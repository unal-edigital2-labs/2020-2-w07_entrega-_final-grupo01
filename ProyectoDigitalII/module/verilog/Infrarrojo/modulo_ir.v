==> flow/design.v <==
`timescale 1ns / 1ps
module modulo_ir(
    input clk,
    input rst,
    inout ir_io,                 
    output descarga,             
    output [7:0] distancia       
    );
    reg [15:0] contador;         
    reg leer;                    
    reg reg_descarga;            
    reg [15:0] cont_ancho;       
    reg [15:0] ancho_pulso;      
    reg [7:0] reg_distancia;     
    initial begin
        contador = 16'b0;
        leer = 1'b0;
        reg_descarga = 1'b0;
        ancho_pulso = 16'b0;
        cont_ancho = 16'b0;
        reg_distancia = 8'b0;
    end
    assign ir_io = (leer) ? 1'bz : descarga; 
    always@(posedge clk) begin
        if (rst) begin
            contador = 16'b0;
            leer = 1'b0;
            ancho_pulso = 16'b0;
            cont_ancho = 16'b0;
            reg_distancia = 8'b0;
        end
        contador = contador + 1;
        if (contador < 129) begin
            leer = 0;
            reg_descarga = 1; 
        end else begin
            leer = 1;
            reg_descarga = 0;
            if (ir_io) begin
                cont_ancho = cont_ancho + 1;
            end
        end
        if (contador >= 32750) begin
            contador = 16'b0;
            ancho_pulso = cont_ancho;
            cont_ancho = 16'b0;
            reg_distancia = ancho_pulso;
        end
    end
    assign descarga = reg_descarga;
    assign distancia = reg_distancia;
endmodule
From RTL to reports: modulo_ir --
What the tools print for modulo_ir, step after step. Line numbers count from 1 in the design file above. Operators carry their Yosys type and port widths (W data, S select, Z words). Cell names lack the library's common part. A cell with -- has no value.
Set-up: design top modulo_ir, clock port clk, library sky130hd, library corner tt_025C_1v80

Word-level counts --
Yosys after proc, flatten, opt, wreduce and memory -nomap, before mapping. Memory bits, and registers merged into a memory's read port (data or address), are not among the register bits. Print and check cells are not counted. Equal cells are merged and count once.
Operators by class: add/subtract/negate cells 2, reductions and logical operators 1, magnitude comparators 2, muxes and demuxes 9
Operators by type and width (count):
- $mux W16 | 4
- $add A16 B1 Y16 const B | 2
- $ge A16 B15 Y1 const B | 1
- $lt A16 B8 Y1 const B | 1
- $mux W8 | 2
- $mux W1 | 3
- $reduce_bool A2 Y1 | 1
Bit counts: flip-flop bits (word level) 42, bits of input ports 2

Depth --
Depth = most cells in a row (Yosys ltp): at word level without a register or memory, in the mapped netlist without a sequential cell, where the memories' decode and read muxes count.
Depth: depth in word-level cells 5, ABC_AREA 0, gate-level depth with buffers 14, mapped depth without buffers 11

Synthesis result --
Yosys stat after the flow's synthesis: flattened, memories mapped to cells. It holds for the ABC_AREA given above (unset counts as 0); a run with the other value may have another netlist. The area totals of this step are shown rounded.
Cells by type:
- dfxtp_1 | count 25, area in all 500.48 µm²
- edfxtp_1 | count 8, area in all 240.23 µm²
- nor2_1 | count 25, area in all 93.84 µm²
- mux2i_1 | count 7, area in all 70.067 µm²
- nand2_1 | count 17, area in all 63.811 µm²
- a21oi_1 | count 9, area in all 45.043 µm²
- nor2b_1 | count 7, area in all 43.792 µm²
- xor2_1 | count 5, area in all 43.792 µm²
- nand3_1 | count 8, area in all 40.038 µm²
- buf_4 | count 5, area in all 37.536 µm²
- ha_1 | count 3, area in all 37.536 µm²
- nor4_1 | count 6, area in all 37.536 µm²
- o21a_1 | count 5, area in all 37.536 µm²
- and2_1 | count 5, area in all 31.28 µm²
- inv_1 | count 7, area in all 26.275 µm²
- xnor2_1 | count 3, area in all 26.275 µm²
- and3_1 | count 4, area in all 25.024 µm²
- nand4_1 | count 4, area in all 25.024 µm²
Not listed: further types 39, cells in them 52.
Mapped netlist: buffer cells 12, chip area (Yosys) 1890 µm², sequential area 741 µm², flip-flop cells 33, mapped cells 205

Path before layout --
OpenSTA on the mapped netlist: ideal clock, no wires. The path of least setup slack (recovery checks aside). Input and output delay are each 20% of the period. Register names are those of the netlist, which keeps one name where synthesis merged equal registers.
Timing path after synthesis: kind input port to flip-flop, start in rst, end reg reg_distancia[3], stages on the path 14, external input delay 1344 ps, delay of the path 2663 ps, setup slack 2713 ps, data arrival time 3753 ps, required time 6466 ps, launch time at the first pin 1344 ps, clock period 6720 ps, synthesis period reached 4007 ps
"delay of the path" = arrival - input delay + setup time. "stages on the path": output pins that drive a net of the path, with the launching flip-flop's if there is one; two outputs of one cell count as two. "synthesis period reached" = period - worst setup slack (recovery checks aside). The figure is calculated, with input and output delays left at 20% of the set period. The rows between start and end are the longest chain of elaborated cells between them; the timing report does not say that the signal goes this way. Where chains are equally long, one stands for them. Each line given opens the expression or statement behind the cell; cells for indexed reads and writes are added by Yosys, which also makes memories of some case tables. Ways into the end's enable are left out, as the timed path ends at the data pin.
On the way, after synthesis: cell sequence inv_1 clkbuf_1 nand2_1 inv_1 ha_1 buf_2 nand3_1 nor4_1 mux2i_1 and4bb_4 a31oi_4 buf_6 and3_1 o21a_1, length of the longest elaborated chain 5, elaborated cells between the ends (all ways) 10, those cells by class 2 x add/sub; 2 x compare; 6 x mux
RTL lines, path after synthesis:
- from (decl) | line 4 | input rst,
- $mux W16 | line 25 | if (rst) begin
- $add A16 B1 Y16 | line 32 | contador = contador + 1;
- $lt A16 B8 Y1 | line 33 | if (contador < 129) begin
- $mux W16 | line 33
- $mux W8 | line 43 | if (contador >= 32750) begin
- to (assign) | line 30 | reg_distancia = 8'b0;
- to (assign) | line 47 | reg_distancia = ancho_pulso;
- to (decl) | line 14 | reg [7:0] reg_distancia;

Worst path after layout --
From the final timing report of record 1: the path of least setup slack in the routed layout; clock arrival at registers is part of the times. The report prints the path's times to 10 ps; the period is as set.
Timing path after layout: kind input port to flip-flop, start in rst, end reg reg_distancia[6], launch time at the first pin 600 ps, data arrival time 2700 ps, clock period 3020 ps, external input delay 600 ps, stages on the path 12, setup slack 320 ps, required time 3020 ps
The rows between start and end are the longest chain of elaborated cells between them; the timing report does not say that the signal goes this way. Where chains are equally long, one stands for them. The path ends at the enable pin of a flip-flop; only ways to that pin are counted.
On the way, after layout: cell sequence dlymetal6s2s_1 buf_4 nand4b_4 buf_6 nor4_4 o21ai_2 buf_4 nor4_1 buf_4 a21oi_1 nand2_1 buf_12, length of the longest elaborated chain 4, elaborated cells between the ends (all ways) 4, those cells by class 1 x add/sub; 1 x compare; 1 x mux; 1 x reduce/logical
RTL lines, path after layout:
- from (decl) | line 4 | input rst,
- $mux W16 | line 25 | if (rst) begin
- $add A16 B1 Y16 | line 32 | contador = contador + 1;
- $ge A16 B15 Y1 | line 43 | if (contador >= 32750) begin
- $reduce_bool A2 Y1
- to (assign) | line 30 | reg_distancia = 8'b0;
- to (assign) | line 47 | reg_distancia = ancho_pulso;
- to (decl) | line 14 | reg [7:0] reg_distancia;

Settings and measured results of 2 stored flow runs for module modulo_ir (sky130hd), not sorted in any way. The constraints put input and output delay at 20% of the set period each and load the outputs with 0.01 pF.
"achieved period" means the clock period less the worst setup slack. The figure is calculated, with input and output delays left at 20% of the set period.
"allowed time less slack (worst setup path)" = time allowed to the worst setup path (clock period - input delay - output delay, where it has them) - its slack; a late launch clock adds to it, a late capture clock takes from it.
By "overall power" is meant OpenSTA's value without simulated activity: inputs other than the clock are taken to toggle once in ten clock periods, and the tool carries that through the logic.
"allowed time less slack (worst setup path)" is given in steps of 10 ps.
Values from the reports are rounded here.

[record 1] flow files
==> flow/run.sh <==
#!/bin/bash
# the make line also repeats the synthesis and layout settings of config.mk as NAME=value (left out here)
make -C /OpenROAD-flow-scripts/flow DESIGN_CONFIG=/design/flow/config.mk WORK_HOME=/design/flow/orfs CLKGATE_MAP_FILE= finish
==> flow/config.mk <==
export PLATFORM = sky130hd
export DESIGN_NAME = modulo_ir
export DESIGN_NICKNAME = modulo_ir
export VERILOG_FILES = /design/flow/design.v
export SDC_FILE = /design/flow/constraint.sdc
export NUM_CORES = 4
export LEC_CHECK = 0
export CAP_MARGIN = 20
export CORE_MARGIN = 2
export CORE_UTILIZATION = 40
export SLEW_MARGIN = 20
==> flow/constraint.sdc <==
create_clock -name core_clock -period 3.02 [get_ports {clk}]
set_input_delay 0.6040 -clock core_clock [delete_from_list [all_inputs] [get_ports {clk}]]
set_output_delay 0.6040 -clock core_clock [all_outputs]
set_load 0.01 [all_outputs]

[record 1] result: chip area after synthesis (Yosys) 1890 µm²; standard-cell area after layout 2480 µm²; post-route worst hold slack 504 ps; total negative slack 0 ps; allowed time less slack (worst setup path) 2090 ps; worst setup path type input port to flip-flop; overall power 976 µW; achieved period 2697 ps; setup slack of the critical path 323 ps; utilization in the final report 53.6 %; die footprint 5300 µm²

[record 2] flow files
==> flow/run.sh <==
#!/bin/bash
# the make line also repeats the synthesis and layout settings of config.mk as NAME=value (left out here)
make -C /OpenROAD-flow-scripts/flow DESIGN_CONFIG=/design/flow/config.mk WORK_HOME=/design/flow/orfs CLKGATE_MAP_FILE= finish
==> flow/config.mk <==
export PLATFORM = sky130hd
export DESIGN_NAME = modulo_ir
export DESIGN_NICKNAME = modulo_ir
export VERILOG_FILES = /design/flow/design.v
export SDC_FILE = /design/flow/constraint.sdc
export NUM_CORES = 4
export LEC_CHECK = 0
export CAP_MARGIN = 15
export CELL_PAD_IN_SITES_DETAIL_PLACEMENT = 0
export CORE_MARGIN = 2
export CORE_UTILIZATION = 44
export CTS_CLUSTER_DIAMETER = 250
export CTS_CLUSTER_SIZE = 66
export HOLD_SLACK_MARGIN = 0.04
export MIN_ROUTING_LAYER = met1
export SLEW_MARGIN = 15
export TNS_END_PERCENT = 85
==> flow/constraint.sdc <==
create_clock -name core_clock -period 2.88 [get_ports {clk}]
set_input_delay 0.5760 -clock core_clock [delete_from_list [all_inputs] [get_ports {clk}]]
set_output_delay 0.5760 -clock core_clock [all_outputs]
set_load 0.01 [all_outputs]

[record 2] result: achieved period 2639 ps; setup slack of the critical path 241 ps; chip area after synthesis (Yosys) 1890 µm²; utilization in the final report 59.7 %; total negative slack 0 ps; die footprint 4840 µm²; allowed time less slack (worst setup path) 2640 ps; worst setup path type flip-flop to flip-flop; standard-cell area after layout 2420 µm²; post-route worst hold slack 498 ps; overall power 927 µW
